==> flow/design.v <==
module test1 (
  input  clk,
  input  [11:0] received_bits,  
  output reg [3:0] decoded_bit  
);
reg [11:0] cw [0:15];  
reg [3:0] hd_a [0:15];  
reg [3:0] hd, min;
reg [4:0] i, j;
reg [1:0] state;
parameter IDLE = 2'b00, CALC_HD = 2'b01, FIND_MIN = 2'b10, DECODE = 2'b11;
initial begin
  hd = 0;
  min = 4'b1111;
  state = IDLE;
  i = 0;
  j = 0;
  decoded_bit = 0;
end
always @(posedge clk) begin
  cw[0]  <= 12'b000000000000;
  cw[1]  <= 12'b000000111011;
  cw[2]  <= 12'b000011101100;
  cw[3]  <= 12'b000011010111;
  cw[4]  <= 12'b001110110000;
  cw[5]  <= 12'b001110001011;
  cw[6]  <= 12'b001101011100;
  cw[7]  <= 12'b001101100111;
  cw[8]  <= 12'b111011000000;
  cw[9]  <= 12'b111011111011;
  cw[10] <= 12'b111000101100;
  cw[11] <= 12'b111000010111;
  cw[12] <= 12'b110101110000;
  cw[13] <= 12'b110101001011;
  cw[14] <= 12'b110110011100;
  cw[15] <= 12'b110110100111;
end
always @(posedge clk) begin
  case(state)
    IDLE: begin
      hd <= 0;
      min <= 4'b1111;
      i <= 0;
      j <= 0;
      state <= CALC_HD;
    end
    CALC_HD: begin
	 if(j < 16)begin
		if(i <12)begin
			if(cw[j][i] != received_bits[i])begin
				hd <= hd + 1;
			end
				i <= i+1;
		end
	 hd_a[j] <= hd;
	 j <= j+1;	
	 end
	else begin
	  state <= FIND_MIN;
		j <= 0;
		i <= 0;
	end
	 end
    FIND_MIN: begin
      if (j < 16) begin
        if (hd_a[j] < min && hd_a[j] != 0) begin
          min <= hd_a[j];
        end
      end else begin
        state <= DECODE;
        j <= 0;
      end
		 j <= j + 1;
    end
    DECODE: begin
      if (j < 16) begin
        if (hd_a[j] == min) begin
          decoded_bit <= j;
        end
      end
		 j <= j + 1;
    end
  endcase
end
endmodule
==> Tool chain data of test1 <==
What the tools print for test1, step after step.
Line numbers count from 1 in the design file above.
{ "design": {"design": "test1", "clk_port": "clk", "library": "sky130hd", "corner": "tt_025C_1v80"} }

==> Word-level counts <==
Yosys after proc, flatten, opt, wreduce and memory -nomap, before mapping. Print and check cells are not counted. Equal cells are merged and count once.
Memory sizes are those after Yosys's memory passes, which may raise the word count (mostly to a power of two), join words into wider ones and drop unused or constant bits.
{ "bits": {"mem_count": 1, "in_bits": 13, "ff_bits": 24, "ram_bits": 64, "wordCells": 82, "out_inout_bits": 4} }
{ "op_classes": {"reduce_logical": 14, "muxes": 25, "shifts": 2, "eq_ne": 28, "compare": 3, "addsub": 3} }
{ "memory_table": {"columns": ["name", "words", "word_bits", "read_ports", "wr", "line_no", "source"], "rows": [
  ["hd_a", 16, 4, 1, 1, 7, "reg [3:0] hd_a [0:15];"]
]} }
{ "ops": {"columns": ["op", "n"], "rows": [
  ["12-bit parallel mux with 16-bit select", 1],
  ["4-bit 2-to-1 mux", 10],
  ["12-bit 2-to-1 mux", 3],
  ["4-bit equality test with constant B", 8],
  ["12-bit by 5-bit variable part select with 1-bit output", 2],
  ["4-bit parallel mux with 2-bit select", 3],
  ["4-bit by 3-bit equality test with 1-bit output with constant B", 4],
  ["5-bit parallel mux with 3-bit select", 1],
  ["5-bit 2-to-1 mux", 3],
  ["2-bit inequality test with constant B", 7],
  ["5-bit by 1-bit adder with 5-bit output with constant B", 2],
  ["5-bit parallel mux with 2-bit select", 1],
  ["3-bit AND reduction", 3],
  ["4-bit by 2-bit equality test with 1-bit output with constant B", 2],
  ["2-bit parallel mux with 3-bit select", 1],
  ["5-bit by 4-bit < comparator with 1-bit output with constant B", 1],
  ["5-bit < comparator with constant B", 1],
  ["2-bit equality test with constant B", 2],
  ["2-bit nonzero test", 2],
  ["4-bit by 1-bit adder with 4-bit output with constant B", 1],
  ["4-bit by 1-bit equality test with 1-bit output with constant B", 1],
  ["4-bit < comparator", 1],
  ["4-bit equality test", 1],
  ["4-bit logical NOT", 1],
  ["4-bit AND reduction", 1],
  ["4-bit nonzero test", 1],
  ["2-bit 2-to-1 mux", 2],
  ["3-bit inequality test with constant B", 1]
]} }
Other operator kinds: 8; their cells: 8.

==> Logic depth <==
Depth = most cells in a row (Yosys ltp): at word level without a register or memory, in the mapped netlist without a sequential cell, where the memories' decode and read muxes count.
{ "depth": {"ltp_word": 11, "abc_area": 0, "depth_mapped": 11, "ltp_nobuf": 9} }

==> Synthesis result <==
Yosys stat after the flow's synthesis: flattened, memories mapped to cells. It holds for the ABC_AREA given above (unset counts as 0); a run with the other value may have another netlist.
{ "synth_totals": {"synth_area_um2": 4100.2, "seq_area_um2": 2592.5, "ffs": 88, "cells": 266} }
{ "types": {"columns": ["type", "n"], "rows": [
  ["sky130_fd_sc_hd__edfxtp_1", 83],
  ["sky130_fd_sc_hd__mux4_2", 19],
  ["sky130_fd_sc_hd__ha_1", 15],
  ["sky130_fd_sc_hd__and2_1", 21],
  ["sky130_fd_sc_hd__dfxtp_1", 5],
  ["sky130_fd_sc_hd__nor2b_1", 11],
  ["sky130_fd_sc_hd__nor2_1", 18],
  ["sky130_fd_sc_hd__a22oi_2", 5],
  ["sky130_fd_sc_hd__nand3_1", 9],
  ["sky130_fd_sc_hd__xor2_1", 5],
  ["sky130_fd_sc_hd__inv_1", 10],
  ["sky130_fd_sc_hd__xnor2_1", 4],
  ["sky130_fd_sc_hd__o21a_1", 4],
  ["sky130_fd_sc_hd__a22o_1", 3],
  ["sky130_fd_sc_hd__nand2_1", 7],
  ["sky130_fd_sc_hd__buf_2", 5],
  ["sky130_fd_sc_hd__a211oi_1", 3],
  ["sky130_fd_sc_hd__a21oi_1", 4]
]} }
Other cell types: 21; their cells: 35.

==> Path before layout <==
Path of least setup slack by OpenSTA after synthesis, without wires, with an ideal clock, recovery checks aside; 20% of the period is set as input and as output delay. Where synthesis merged equal registers, the netlist keeps one of their names.
{ "synth_timing": {"kind": "flip-flop to flip-flop", "startpoint": "register j[0]", "endpoint": "register min[0]", "required_ps": 3757, "driving_pins": 12, "path_buffers": 2, "tclk_ps": 4100, "launch_ps": 0, "path_delay_ps": 2832, "setup_time_ps": 343, "arrival_ps": 2489, "setup_slack_ps": 1268, "synth_period_reached_ps": 2832} }
"path_delay_ps" is the arrival time less input delay plus setup time.
"driving_pins" counts driving pins, that of a launching flip-flop among them; a cell with two outputs on the path counts twice.
"synth_period_reached_ps" is the clock period less the worst setup slack; recovery checks do not enter. This is arithmetic on one report: input and output delays are still those of the set period (20% each).
Between the ends stands the longest chain of elaborated cells between them, by number of cells; it is not shown to be the way that was timed. Of several equally long chains one is given.
Each line given opens the expression or statement behind the cell; cells for indexed reads and writes are added by Yosys, which also makes memories of some case tables.
The chain passes a memory read, where the word-level depth is cut; so it can be longer than that depth.
At most two assigning lines are given for a register; there are more.
The path ends at the enable pin of a flip-flop; only ways to that pin are counted.
{ "synth_via": {"path_cell_list": "sky130_fd_sc_hd__dfxtp_1 > sky130_fd_sc_hd__buf_6 > sky130_fd_sc_hd__buf_8 > sky130_fd_sc_hd__mux4_2 > sky130_fd_sc_hd__a22oi_2 > sky130_fd_sc_hd__nand2_1 > sky130_fd_sc_hd__ha_1 > sky130_fd_sc_hd__nor2b_1 > sky130_fd_sc_hd__o21a_1 > sky130_fd_sc_hd__o21ai_0 > sky130_fd_sc_hd__nand3_1 > sky130_fd_sc_hd__o22ai_1", "elab_chain_cells": 5} }
{ "synth_rtl": {"columns": ["item", "line_no", "source"], "rows": [
  ["start, declared", 9, "reg [4:0] i, j;"],
  ["start, assigned", 56, "j <= j+1;"],
  ["start, assigned", 73, "j <= j + 1;"],
  ["memory 16 x 4 bit", 7, "reg [3:0] hd_a [0:15];"],
  ["4-bit < comparator", 66, "if (hd_a[j] < min && hd_a[j] != 0) begin"],
  ["1-bit logical AND", 66, null],
  ["2-bit inequality test", null, null],
  ["3-bit AND reduction", null, null],
  ["end, assigned", 42, "min <= 4'b1111;"],
  ["end, assigned", 67, "min <= hd_a[j];"],
  ["end, declared", 8, "reg [3:0] hd, min;"]
]} }

==> Worst path after layout <==
From the final timing report of stored run 1: the path of least setup slack in the routed layout; clock arrival at registers is part of the times.
The report prints the path's times to 10 ps; the period is as set.
{ "layout_timing": {"kind": "flip-flop to flip-flop", "startpoint": "register j[0]", "endpoint": "register min[3]", "tclk_ps": 2250, "driving_pins": 10, "launch_ps": 360, "setup_slack_ps": -400, "arrival_ps": 2710, "required_ps": 2320, "path_buffers": 0, "setup_time_ps": 300} }
Between the ends stands the longest chain of elaborated cells between them, by number of cells; it is not shown to be the way that was timed. Of several equally long chains one is given.
The chain passes a memory read, where the word-level depth is cut; so it can be longer than that depth.
At most two assigning lines are given for a register; there are more.
The path ends at the enable pin of a flip-flop; only ways to that pin are counted.
{ "layout_via": {"path_cell_list": "sky130_fd_sc_hd__dfxtp_4 > sky130_fd_sc_hd__mux4_2 > sky130_fd_sc_hd__a22oi_2 > sky130_fd_sc_hd__nand2_2 > sky130_fd_sc_hd__ha_4 > sky130_fd_sc_hd__nor2b_1 > sky130_fd_sc_hd__o21a_1 > sky130_fd_sc_hd__o21ai_1 > sky130_fd_sc_hd__nand3_1 > sky130_fd_sc_hd__o22ai_4", "elab_chain_cells": 5} }
{ "layout_rtl": {"columns": ["item", "line_no", "source"], "rows": [
  ["start, declared", 9, "reg [4:0] i, j;"],
  ["start, assigned", 56, "j <= j+1;"],
  ["start, assigned", 73, "j <= j + 1;"],
  ["memory 16 x 4 bit", 7, "reg [3:0] hd_a [0:15];"],
  ["4-bit < comparator", 66, "if (hd_a[j] < min && hd_a[j] != 0) begin"],
  ["1-bit logical AND", 66, null],
  ["2-bit inequality test", null, null],
  ["3-bit AND reduction", null, null],
  ["end, assigned", 42, "min <= 4'b1111;"],
  ["end, assigned", 67, "min <= hd_a[j];"],
  ["end, declared", 8, "reg [3:0] hd, min;"]
]} }

Ticket comment

test1 through Yosys and OpenROAD on sky130hd: 2 stored runs, unordered, with their settings and measured results. The constraints put input and output delay at 20% of the set period each and load the outputs with 0.01 pF.
By "clock_period_reached_ps" is meant the clock period of the run minus its worst setup slack. This is arithmetic on one report: input and output delays are still those of the set period (20% each).

Stored run 1
==> flow/run.sh <==
#!/bin/bash
# the make line also repeats the synthesis and layout settings of config.mk as NAME=value (left out here)
make -C /OpenROAD-flow-scripts/flow DESIGN_CONFIG=/design/flow/config.mk WORK_HOME=/design/flow/orfs CLKGATE_MAP_FILE= finish
==> flow/config.mk <==
export PLATFORM = sky130hd
export DESIGN_NAME = test1
export DESIGN_NICKNAME = test1
export VERILOG_FILES = /design/flow/design.v
export SDC_FILE = /design/flow/constraint.sdc
export NUM_CORES = 4
export LEC_CHECK = 0
export CAP_MARGIN = 20
export CORE_MARGIN = 2
export CORE_UTILIZATION = 40
export SLEW_MARGIN = 20
==> flow/constraint.sdc <==
create_clock -name core_clock -period 2.25 [get_ports {clk}]
set_input_delay 0.4500 -clock core_clock [delete_from_list [all_inputs] [get_ports {clk}]]
set_output_delay 0.4500 -clock core_clock [all_outputs]
set_load 0.01 [all_outputs]

==> results of stored run 1, as JSON <==
{
  "clock_period_reached_ps": 2645,
  "die_area_um2": 11076.5,
  "utilization_pct": 49.6,
  "finalCellArea_um2": 4892.2,
  "hold_ws_ps": 639,
  "fin_ws_ps": -395,
  "synthesis_area_um2": 4100.2
}

Stored run 2
==> flow/run.sh <==
#!/bin/bash
# the make line also repeats the synthesis and layout settings of config.mk as NAME=value (left out here)
make -C /OpenROAD-flow-scripts/flow DESIGN_CONFIG=/design/flow/config.mk WORK_HOME=/design/flow/orfs CLKGATE_MAP_FILE= finish
==> flow/config.mk <==
export PLATFORM = sky130hd
export DESIGN_NAME = test1
export DESIGN_NICKNAME = test1
export VERILOG_FILES = /design/flow/design.v
export SDC_FILE = /design/flow/constraint.sdc
export NUM_CORES = 4
export LEC_CHECK = 0
export ABC_AREA = 0
export CAP_MARGIN = 35
export CORE_ASPECT_RATIO = 0.98
export CORE_MARGIN = 4
export CORE_UTILIZATION = 65
export GPL_ROUTABILITY_DRIVEN = 0
export PLACE_DENSITY_LB_ADDON = 0.13
export SLEW_MARGIN = 20
==> flow/constraint.sdc <==
create_clock -name core_clock -period 2.0 [get_ports {clk}]
set_input_delay 0.4000 -clock core_clock [delete_from_list [all_inputs] [get_ports {clk}]]
set_output_delay 0.4000 -clock core_clock [all_outputs]
set_load 0.01 [all_outputs]

==> results of stored run 2, as JSON <==
{
  "clock_period_reached_ps": 2729,
  "die_area_um2": 7642.9,
  "utilization_pct": 84.0,
  "finalCellArea_um2": 5122.4,
  "hold_ws_ps": 687,
  "fin_ws_ps": -729,
  "synthesis_area_um2": 4100.2
}
