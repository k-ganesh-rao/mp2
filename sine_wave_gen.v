==> flow/design.v <==
module sine_wave_gen(clk, F, dout);
input  clk, F;
output [7:0] dout;
reg [7:0] dout;
reg [7:0] a[0:100];
integer i, j, counter;
initial begin
    i = 0;
    j = 0;
    counter = 0;
    a[0] = 8'h7F;    a[1] = 8'h86; 
    a[2] = 8'h8E;    a[3] = 8'h96;
    a[4] = 8'h9E;    a[5] = 8'hA6;
    a[6] = 8'hAD;    a[7] = 8'hB5;
    a[8] = 8'hBC;    a[9] = 8'hC3;
    a[10] = 8'hC9;    a[11] = 8'hCF;
    a[12] = 8'hD5;    a[13] = 8'hDB;
    a[14] = 8'hE0;    a[15] = 8'hE5;
    a[16] = 8'hEA;    a[17] = 8'hEE;
    a[18] = 8'hF1;    a[19] = 8'hF5;
    a[20] = 8'hF7;    a[21] = 8'hFA;
    a[22] = 8'hFB;    a[23] = 8'hFC;
    a[24] = 8 'hFD;   a[25] = 8'hFE;
    a[26] = 8'hFD;    a[27] = 8'hFC;
    a[28] = 8'hFB;    a[29] = 8'hFA;
    a[30] = 8'hF7;    a[31] = 8'hF5;
    a[32] = 8'hF1;    a[33] = 8'hEE;
    a[34] = 8'hEA;    a[35] = 8'hE5;
    a[36] = 8'hE0;    a[37] = 8'hDB;
    a[38] = 8'hD5;    a[39] = 8'hCF;
    a[40] = 8'hC9;    a[41] = 8'hC3;
    a[42] = 8'hBC;    a[43] = 8'hB5;
    a[44] = 8'hAD;    a[45] = 8'hA6;
    a[46] = 8'h9E;    a[47] = 8'h96;
    a[48] = 8'h8E;    a[49] = 8'h86;
    a[50] = 8'h7F;    a[51] = 8'h77;
    a[52] = 8'h6F;    a[53] = 8'h67;
    a[54] = 8'h5F;    a[55] = 8'h57;
    a[56] = 8'h50;    a[57] = 8'h48;
    a[58] = 8'h41;    a[59] = 8'h3A;
    a[60] = 8'h34;    a[61] = 8'h2E;
    a[62] = 8'h28;    a[63] = 8'h22;
    a[64] = 8'h1D;    a[65] = 8'h18;
    a[66] = 8'h13;    a[67] = 8'hF;
    a[68] = 8'hC;     a[69] = 8'h8;
    a[70] = 8'h6;     a[71] = 8'h3;
    a[72] = 8'h2;     a[73] = 8'h1;
    a[74] = 8'h0;     a[75] = 8'h0;
    a[76] = 8'h0;     a[77] = 8'h1;
    a[78] = 8'h2;     a[79] = 8'h3;
    a[80] = 8'h6;     a[81] = 8'h8;
    a[82] = 8'hC;     a[83] = 8'hF;
    a[84] = 8'h13;    a[85] = 8'h18;
    a[86] = 8'h1D;    a[87] = 8'h22;
    a[88] = 8'h28;    a[89] = 8'h2E;
    a[90] = 8'h34;    a[91] = 8'h3A;
    a[92] = 8'h41;    a[93] = 8'h48;
    a[94] = 8'h50;    a[95] = 8'h57;
    a[96] = 8'h5F;    a[97] = 8'h67;
    a[98] = 8'h6F;    a[99] = 8'h77;
    a[100]=8'h7E;
end
    always @ (posedge clk)
    begin
    if(F == 0)
    begin
        if(i >= 100) 
            i = 0;
        else
            i=i+1;
     end
else
begin 
      if(counter >= 2-1)
            counter = 0;
      else 
            counter = counter +1;
      if(counter == 0)
      begin
            if(i >= 100)
                i = 0;
            else
                i = i+1;
      end 
 end 
 dout = a[i];
 end                                 
endmodule
==> Step by step through the tools: sine_wave_gen <==
Tool output for the design above, in the order of the flow.
Lines are those of the file above, counted from 1.
Library cell names are shortened.
{ "inputs": {"top": "sine_wave_gen", "clock_port": "clk", "library": "sky130hd", "pvt_corner": "tt_025C_1v80"} }

==> After elaboration <==
Yosys after proc, flatten, opt, wreduce and memory -nomap, before mapping. Print and check cells are not counted. Equal cells are merged and count once.
Yosys's memory passes give these memory sizes; they may raise the number of words (mostly to a power of two), join words into wider ones and drop unused or constant bits.
{ "bits": {"latchBits": 0, "mem_bits_ro": 808, "mem_bits_rw": 0, "wordCells": 13, "output_inout_bits": 8, "register_bits": 64, "clocked_rd_ports_x_width": 8, "input_bits": 2, "n_memories": 1} }
{ "op_classes": {"mul": 0, "mux": 5, "cmp": 2, "shifts": 0, "bitwise": 0, "n_addsub": 2, "eq_ne": 0, "reduce_logical": 1, "n_div": 0} }
{ "mem_list": {"columns": ["memory", "words", "word_bits", "rd", "wr", "line_no", "text"], "rows": [
  ["a", 101, 8, 1, 0, 5, "reg [7:0] a[0:100];"]
]} }
{ "op_table": {"columns": ["cell", "n"], "rows": [
  ["two-way mux 32 bit", 5],
  ["adder 32 x 2 -> 32 bit (second input constant)", 2],
  ["greater-or-equal comparator 32 x 2 -> 1 bit (second input constant)", 1],
  ["greater-or-equal comparator 32 x 8 -> 1 bit (second input constant)", 1],
  ["zero test 32 bit", 1]
]} }

==> Longest topological paths <==
Yosys ltp: most cells in a row. Word level: on the elaborated netlist, between registers, memories and ports. Mapped: between sequential cells and ports; inverters and the memories' decode and read muxes count.
{ "logic_depth": {"depth_word": 6, "abc_area": 0, "mapped_depth": 20, "depth_no_buf": 18} }

==> Synthesis result <==
Source: synth_stat.txt of the flow (Yosys; design flattened, memories mapped). It holds for the ABC_AREA given above (unset counts as 0); a run with the other value may have another netlist.
{ "types": {"columns": ["type", "n", "area_total_um2"], "rows": [
  ["edfxtp_1", 57, 1.71E+03],
  ["nor2_1", 96, 360.346],
  ["dfxtp_1", 15, 300.288],
  ["xor2_1", 28, 245.235],
  ["xnor2_1", 23, 201.443],
  ["ha_1", 16, 200.192],
  ["nand2_1", 51, 191.434],
  ["nand3_1", 38, 190.182],
  ["o21ai_0", 37, 185.178],
  ["a21oi_1", 30, 150.144],
  ["nor4_1", 21, 131.376],
  ["nor3_1", 22, 110.106],
  ["and3_1", 16, 100.096],
  ["clkbuf_1", 23, 86.333],
  ["o31a_1", 8, 70.067],
  ["nand4_1", 11, 68.816],
  ["inv_1", 17, 63.811],
  ["and4_1", 7, 61.309]
]} }
Other cell types: 52; their cells: 137.
{ "mapped": {"cells": 653, "seqArea_mm2": 0.0020119, "ffs": 72, "synth_area_mm2": 0.005509, "buf_cells": 40} }

==> Timing after synthesis <==
Path of least setup slack by OpenSTA after synthesis, without wires, with an ideal clock, recovery checks aside; 20% of the period is set as input and as output delay. Where synthesis merged equal registers, the netlist keeps one of their names.
{ "synth_path": {"path_kind": "register -> register", "start": "register counter[0]", "end": "register (no name shown)", "tclk_ns": 4.91, "setup_ns": 0.088, "t_required_ns": 4.822, "n_path_buf": 1, "path_slack_ns": 0.391, "launch_ns": 0.000, "stages": 20, "delay_ns": 4.519, "arrival_ns": 4.431, "period_less_setup_slack_ns": 4.519} }
"delay_ns" = arrival - input delay + setup time.
"stages": output pins that drive a net of the path, with the launching flip-flop's if there is one; two outputs of one cell count as two.
"period_less_setup_slack_ns" = period - worst setup slack (recovery checks aside). The figure is calculated, with input and output delays left at 20% of the set period.
Between the ends stands the longest chain of elaborated cells between them, by number of cells; it is not shown to be the way that was timed. Of several equally long chains one is given.
Each line given opens the expression or statement behind the cell; cells for indexed reads and writes are added by Yosys, which also makes memories of some case tables.
{ "synth_via": {"path_cell_list": "edfxtp_1 > ha_1 > nand3_1 > nor4_2 > mux2_2 > o21ai_0 > o211ai_1 > o31a_1 > clkinv_2 > o21ai_2 > o21ai_2 > ha_1 > clkbuf_1 > inv_1 > o21ai_0 > a21oi_1 > o32a_1 > o21ai_0 > nor3_1 > nor4_2", "elab_chain_len": 6, "cone_cells": 7, "lines_between": 4, "classes_between": "add/sub: 1; compare: 1; mux: 4; reduce/logical: 1"} }
{ "synth_rtl": {"columns": ["item", "line_no", "text"], "rows": [
  ["start, declared", 6, "integer i, j, counter;"],
  ["start, assigned", 75, "counter = 0;"],
  ["start, assigned", 77, "counter = counter +1;"],
  ["adder 32 x 2 -> 32 bit", 77, null],
  ["two-way mux 32 bit", 74, "if(counter >= 2-1)"],
  ["two-way mux 32 bit", 65, "if(F == 0)"],
  ["zero test 32 bit", 78, "if(counter == 0)"],
  ["two-way mux 32 bit", 78, null],
  ["two-way mux 32 bit", 65, null]
]} }

==> Timing after layout <==
From the final timing report of run A: the path of least setup slack in the routed layout; clock arrival at registers is part of the times.
{ "layout_path": {"path_kind": "register -> register", "start": "register counter[1]", "end": "register (no name shown)", "stages": 18, "launch_ns": 0.35, "arrival_ns": 4.12, "t_required_ns": 3.60, "n_path_buf": 3, "tclk_ns": 3.33, "path_slack_ns": -0.52, "setup_ns": 0.07} }
Between the ends stands the longest chain of elaborated cells between them, by number of cells; it is not shown to be the way that was timed. Of several equally long chains one is given.
{ "layout_via": {"path_cell_list": "edfxtp_1 > buf_6 > and4_4 > nand4_4 > o31a_1 > nor4_2 > o211ai_1 > o31a_1 > buf_6 > clkinv_4 > o21ai_4 > o21ai_4 > buf_4 > ha_4 > nand2_1 > a21oi_1 > or4b_1 > a22oi_1", "elab_chain_len": 6, "cone_cells": 7, "lines_between": 4, "classes_between": "add/sub: 1; compare: 1; mux: 4; reduce/logical: 1"} }
{ "layout_rtl": {"columns": ["item", "line_no", "text"], "rows": [
  ["start, declared", 6, "integer i, j, counter;"],
  ["start, assigned", 75, "counter = 0;"],
  ["start, assigned", 77, "counter = counter +1;"],
  ["greater-or-equal comparator 32 x 2 -> 1 bit", 74, "if(counter >= 2-1)"],
  ["two-way mux 32 bit", 74, null],
  ["two-way mux 32 bit", 65, "if(F == 0)"],
  ["zero test 32 bit", 78, "if(counter == 0)"],
  ["two-way mux 32 bit", 78, null],
  ["two-way mux 32 bit", 65, null]
]} }

Wiki page: sine_wave_gen / flow data

Measured results for sine_wave_gen: 2 stored runs of the Yosys and OpenROAD flow on sky130hd. The settings differ; the order carries no meaning. The constraints put input and output delay at 20% of the set period each and load the outputs with 0.01 pF.
"timing.achieved_period_ns" means the clock period less the worst setup slack. The figure is calculated, with input and output delays left at 20% of the set period.
"worst_setup_path_time_ns" means the part of the period allowed to the worst setup path (the constraints hold back 20% at inputs and 20% at outputs) less its slack; where the path has registers, the arrival times of their clocks count too.
By "fin_power_uw" is meant OpenSTA's value without simulated activity: inputs other than the clock are taken to toggle once in ten clock periods, and the tool carries that through the logic.

Run A
==> flow/run.sh <==
#!/bin/bash
# the make line also repeats the synthesis and layout settings of config.mk as NAME=value (left out here)
make -C /OpenROAD-flow-scripts/flow DESIGN_CONFIG=/design/flow/config.mk WORK_HOME=/design/flow/orfs CLKGATE_MAP_FILE= finish
==> flow/config.mk <==
export PLATFORM = sky130hd
export DESIGN_NAME = sine_wave_gen
export DESIGN_NICKNAME = sine_wave_gen
export VERILOG_FILES = /design/flow/design.v
export SDC_FILE = /design/flow/constraint.sdc
export NUM_CORES = 4
export LEC_CHECK = 0
export CAP_MARGIN = 20
export CELL_PAD_IN_SITES_GLOBAL_PLACEMENT = 3
export CORE_MARGIN = 2
export CORE_UTILIZATION = 35
export CTS_CLUSTER_SIZE = 75
export PLACE_DENSITY_LB_ADDON = 0.19
export SETUP_SLACK_MARGIN = -0.29
export SLEW_MARGIN = 20
==> flow/constraint.sdc <==
create_clock -name core_clock -period 3.33 [get_ports {clk}]
set_input_delay 0.6660 -clock core_clock [delete_from_list [all_inputs] [get_ports {clk}]]
set_output_delay 0.6660 -clock core_clock [all_outputs]
set_load 0.01 [all_outputs]

==> results of run A, as JSON <==
{
  "timing.hold.ws_ns": 0.649,
  "fin_power_uw": 2475,
  "synth_chip_area_mm2": 0.005509,
  "timing.setup.tns_ns": -3.344,
  "timing.achieved_period_ns": 3.846,
  "worst_setup_path_time_ns": 3.85,
  "critical_path_kind": "register -> register",
  "final_cell_area_mm2": 0.0078901,
  "worst_setup_slack_ns": -0.516,
  "layout_utilization_pct": 51.5,
  "final_die_area_mm2": 0.0167599
}

Run B
==> flow/run.sh <==
#!/bin/bash
# the make line also repeats the synthesis and layout settings of config.mk as NAME=value (left out here)
make -C /OpenROAD-flow-scripts/flow DESIGN_CONFIG=/design/flow/config.mk WORK_HOME=/design/flow/orfs CLKGATE_MAP_FILE= finish
==> flow/config.mk <==
export PLATFORM = sky130hd
export DESIGN_NAME = sine_wave_gen
export DESIGN_NICKNAME = sine_wave_gen
export VERILOG_FILES = /design/flow/design.v
export SDC_FILE = /design/flow/constraint.sdc
export NUM_CORES = 4
export LEC_CHECK = 0
export CAP_MARGIN = 20
export CORE_MARGIN = 2
export CORE_UTILIZATION = 40
export SLEW_MARGIN = 20
==> flow/constraint.sdc <==
create_clock -name core_clock -period 7.32 [get_ports {clk}]
set_input_delay 1.4640 -clock core_clock [delete_from_list [all_inputs] [get_ports {clk}]]
set_output_delay 1.4640 -clock core_clock [all_outputs]
set_load 0.01 [all_outputs]

==> results of run B, as JSON <==
{
  "worst_setup_slack_ns": 1.493,
  "final_cell_area_mm2": 0.0059369,
  "worst_setup_path_time_ns": 5.83,
  "critical_path_kind": "register -> register",
  "synth_chip_area_mm2": 0.005509,
  "layout_utilization_pct": 44.5,
  "final_die_area_mm2": 0.014727,
  "timing.hold.ws_ns": 0.642,
  "timing.achieved_period_ns": 5.827,
  "timing.setup.tns_ns": 0.000,
  "fin_power_uw": 1021
}
