==> flow/design.v <==
module viterbi(
  input clk,
  output reg [11:0]ans
);
reg [1:0]state;
reg st;
reg  [0:0] array [5:0];
reg [2:0]i;
reg [1:0]next_state;
reg [1:0]out;
reg reset;
initial begin 
state = 0;
out = 0;
next_state = 0;
i = 0;
ans = 0;
end
always@(posedge clk)begin
 array[0]= 1'b0;
 array[1]= 1'b1;
 array[2]= 1'b1;
 array[3]= 1'b1;
 array[4]= 1'b0;
 array[5]= 1'b0;
end
 always@(posedge clk)
 begin
	ans = {ans[9:0] , out};
 end
always@(state,st )
    begin
      case(state )
        2'b00:
          begin
            if(st ==0)begin
					next_state = 2'b00;
					out = 2'b00;
				end
           else if(st ==1)begin
				next_state = 2'b10;
				out = 2'b11;
				end				
          end
        2'b01:
          begin
            if(st ==0)begin
					next_state = 2'b00;
					out = 2'b11;
				end
           else if(st ==1)begin
				next_state = 2'b10;
				out = 2'b00;
				end				
          end
        2'b10:
          begin
            if(st ==0)begin
					next_state = 2'b01;
					out = 2'b10;
				end
           else if(st ==1)begin
				next_state = 2'b11;
				out = 2'b01;
				end				
          end
        2'b11:     
		  begin
            if(st ==0)begin
					next_state = 2'b01;
					out = 2'b01;
				end
           else if(st ==1)begin
				next_state = 2'b11;
				out = 2'b10;
				end				
          end
      endcase    
  end
always@(posedge clk )begin 		
	state <= next_state; 
	end
always@( posedge clk)begin
	if(i < 6)begin
		st= array[i];
		end
		else begin
			i = 0;
		end
	   i = i + 1;
end
endmodule
## Tool chain data of viterbi

Tool output for the design above, in the order of the flow.
Line numbers count from 1 in the design file above.
Not given: n/a

| set-up | value |
|---|---|
| design top | viterbi |
| clock port | clk |
| standard-cell library | sky130hd |
| corner | tt_025C_1v80 |

## Word level

Yosys after proc, flatten, opt, wreduce and memory -nomap, before mapping. Print and check cells are not counted. Equal cells are merged and count once.

| word-level totals | value |
|---|---|
| cells after elaboration | 28 |
| bits in registers | 18 |
| output and inout port bits | 12 |

| cells by class | value |
|---|---|
| reductions and logical operators | 4 |
| equal/unequal tests | 8 |
| add/subtract/negate cells | 1 |
| mux-type cells | 10 |
| magnitude comparators | 1 |

Operator list:

| cell | number |
|---|---|
| 2-to-1 mux 2 bit | 7 |
| equality test 3 x 2 -> 1 bit with constant B | 2 |
| equality test 3 bit with constant B | 2 |
| OR reduction 3 bit | 2 |
| parallel mux 2 bit (select 3 bit) | 1 |
| equality test 2 bit with constant B | 2 |
| adder 3 x 1 -> 3 bit with constant B | 1 |
| equality test 3 x 1 -> 1 bit with constant B | 1 |
| less-than comparator 3 bit with constant B | 1 |
| zero test 3 bit | 1 |
| 2-to-1 mux 3 bit | 1 |
| equality test 2 x 1 -> 1 bit with constant B | 1 |
| OR reduction 2 bit | 1 |
| parallel mux 1 bit (select 2 bit) | 1 |

## Depth

Yosys ltp: most cells in a row. Word level: on the elaborated netlist, between registers, memories and ports. Mapped: between sequential cells and ports; inverters and the memories' decode and read muxes count.

| depth | value |
|---|---|
| depth after elaboration | 3 |
| ABC_AREA | 0 |
| depth in mapped cells | 4 |
| mapped depth without buffers | 4 |

## Synthesis result

The flow's flattened synthesis, as Yosys stat reports it; memories are mapped. The netlist is that of the ABC_AREA named above (0 if unset); the other value can give another one.

| mapped netlist | value |
|---|---|
| mapped flip-flops | 18 |
| mapped area | 450.4 um^2 |
| buffers | 1 |
| sequential part of the area | 370.4 um^2 |
| mapped cells | 30 |

Cells by type:

| type | number |
|---|---|
| sky130_fd_sc_hd__dfxtp_1 | 17 |
| sky130_fd_sc_hd__edfxtp_1 | 1 |
| sky130_fd_sc_hd__xor2_1 | 2 |
| sky130_fd_sc_hd__ha_1 | 1 |
| sky130_fd_sc_hd__xnor2_1 | 1 |
| sky130_fd_sc_hd__a21o_1 | 1 |
| sky130_fd_sc_hd__nand2_1 | 2 |
| sky130_fd_sc_hd__and2_1 | 1 |
| sky130_fd_sc_hd__nand2b_1 | 1 |
| sky130_fd_sc_hd__nor2b_1 | 1 |
| sky130_fd_sc_hd__clkbuf_1 | 1 |
| sky130_fd_sc_hd__inv_1 | 1 |

## Path before layout

Source: OpenSTA report_checks on the synthesized netlist (no wires, ideal clock, input and output delay 20% of the period each), path of least setup slack; recovery checks are left aside. Register names are those of the netlist, which keeps one name where synthesis merged equal registers.

| path post-synthesis | value |
|---|---|
| path kind | reg2reg |
| start | register i[2] |
| end | register i[2] |
| slack | 1141 ps |
| arrival | 881 ps |
| delay of the path | 999 ps |
| setup time | 118 ps |
| data required time | 2022 ps |
| clock period | 2140 ps |
| stages on the path | 5 |
| synthesis period reached | 999 ps |

"delay of the path" = arrival - input delay + setup time.
"stages on the path": output pins that drive a net of the path, with the launching flip-flop's if there is one; two outputs of one cell count as two.
"synthesis period reached" is the clock period less the worst setup slack; recovery checks do not enter. This is arithmetic on one report: input and output delays are still those of the set period (20% each).
The rows between start and end are the longest chain of elaborated cells between them; the timing report does not say that the signal goes this way. Where chains are equally long, one stands for them.
Each line given opens the expression or statement behind the cell; cells for indexed reads and writes are added by Yosys, which also makes memories of some case tables.

| between the ends, post-synthesis | value |
|---|---|
| cells stage by stage | sky130_fd_sc_hd__dfxtp_1 > sky130_fd_sc_hd__nand2_1 > sky130_fd_sc_hd__and2_1 > sky130_fd_sc_hd__ha_1 > sky130_fd_sc_hd__xnor2_1 |
| length of the longest elaborated chain | 3 |

Ends and longest elaborated chain, post-synthesis:

| what | RTL line | RTL |
|---|---|---|
| from (decl) | 8 | `reg [2:0]i;` |
| from (assign) | 88 | `i = 0;` |
| from (assign) | 90 | `i = i + 1;` |
| less-than comparator 3 bit | 84 | `if(i < 6)begin` |
| 2-to-1 mux 3 bit | 84 |  |
| adder 3 x 1 -> 3 bit | 90 |  |
| to (assign) | 88 |  |
| to (assign) | 90 |  |
| to (decl) | 8 |  |

# Flow runs of viterbi

viterbi: 2 stored runs of the Yosys and OpenROAD flow on sky130hd. The settings differ; the order carries no meaning. The constraints put input and output delay at 20% of the set period each and load the outputs with 0.01 pF.

#### Job 1

| setting | value |
|---|---|
| period_ns | `1.23` |
| CORE_UTILIZATION | `53` |
| PLACE_DENSITY | `0.78` |
| HOLD_SLACK_MARGIN | `0.27` |
| CORE_ASPECT_RATIO | `0.9` |
| CORE_MARGIN | `7` |
| CELL_PAD_IN_SITES_DETAIL_PLACEMENT | `1` |
| ABC_AREA | `0` |
| CTS_CLUSTER_DIAMETER | `325` |
| CAP_MARGIN | `15` |
| MAX_ROUTING_LAYER | `met4` |
| SLEW_MARGIN | `20` |

Incomplete, floorplanning halted on PDN-0185.

#### Job 2

| setting | value |
|---|---|
| period_ns | `1.89` |
| CORE_UTILIZATION | `55` |
| SETUP_SLACK_MARGIN | `0.24` |
| PLACE_DENSITY_LB_ADDON | `0.29` |
| GPL_TIMING_DRIVEN | `0` |
| CTS_CLUSTER_DIAMETER | `154` |
| MIN_ROUTING_LAYER | `met2` |
| CAP_MARGIN | `20` |
| CORE_MARGIN | `2` |
| SLEW_MARGIN | `20` |

Incomplete, floorplanning halted on PDN-0185.
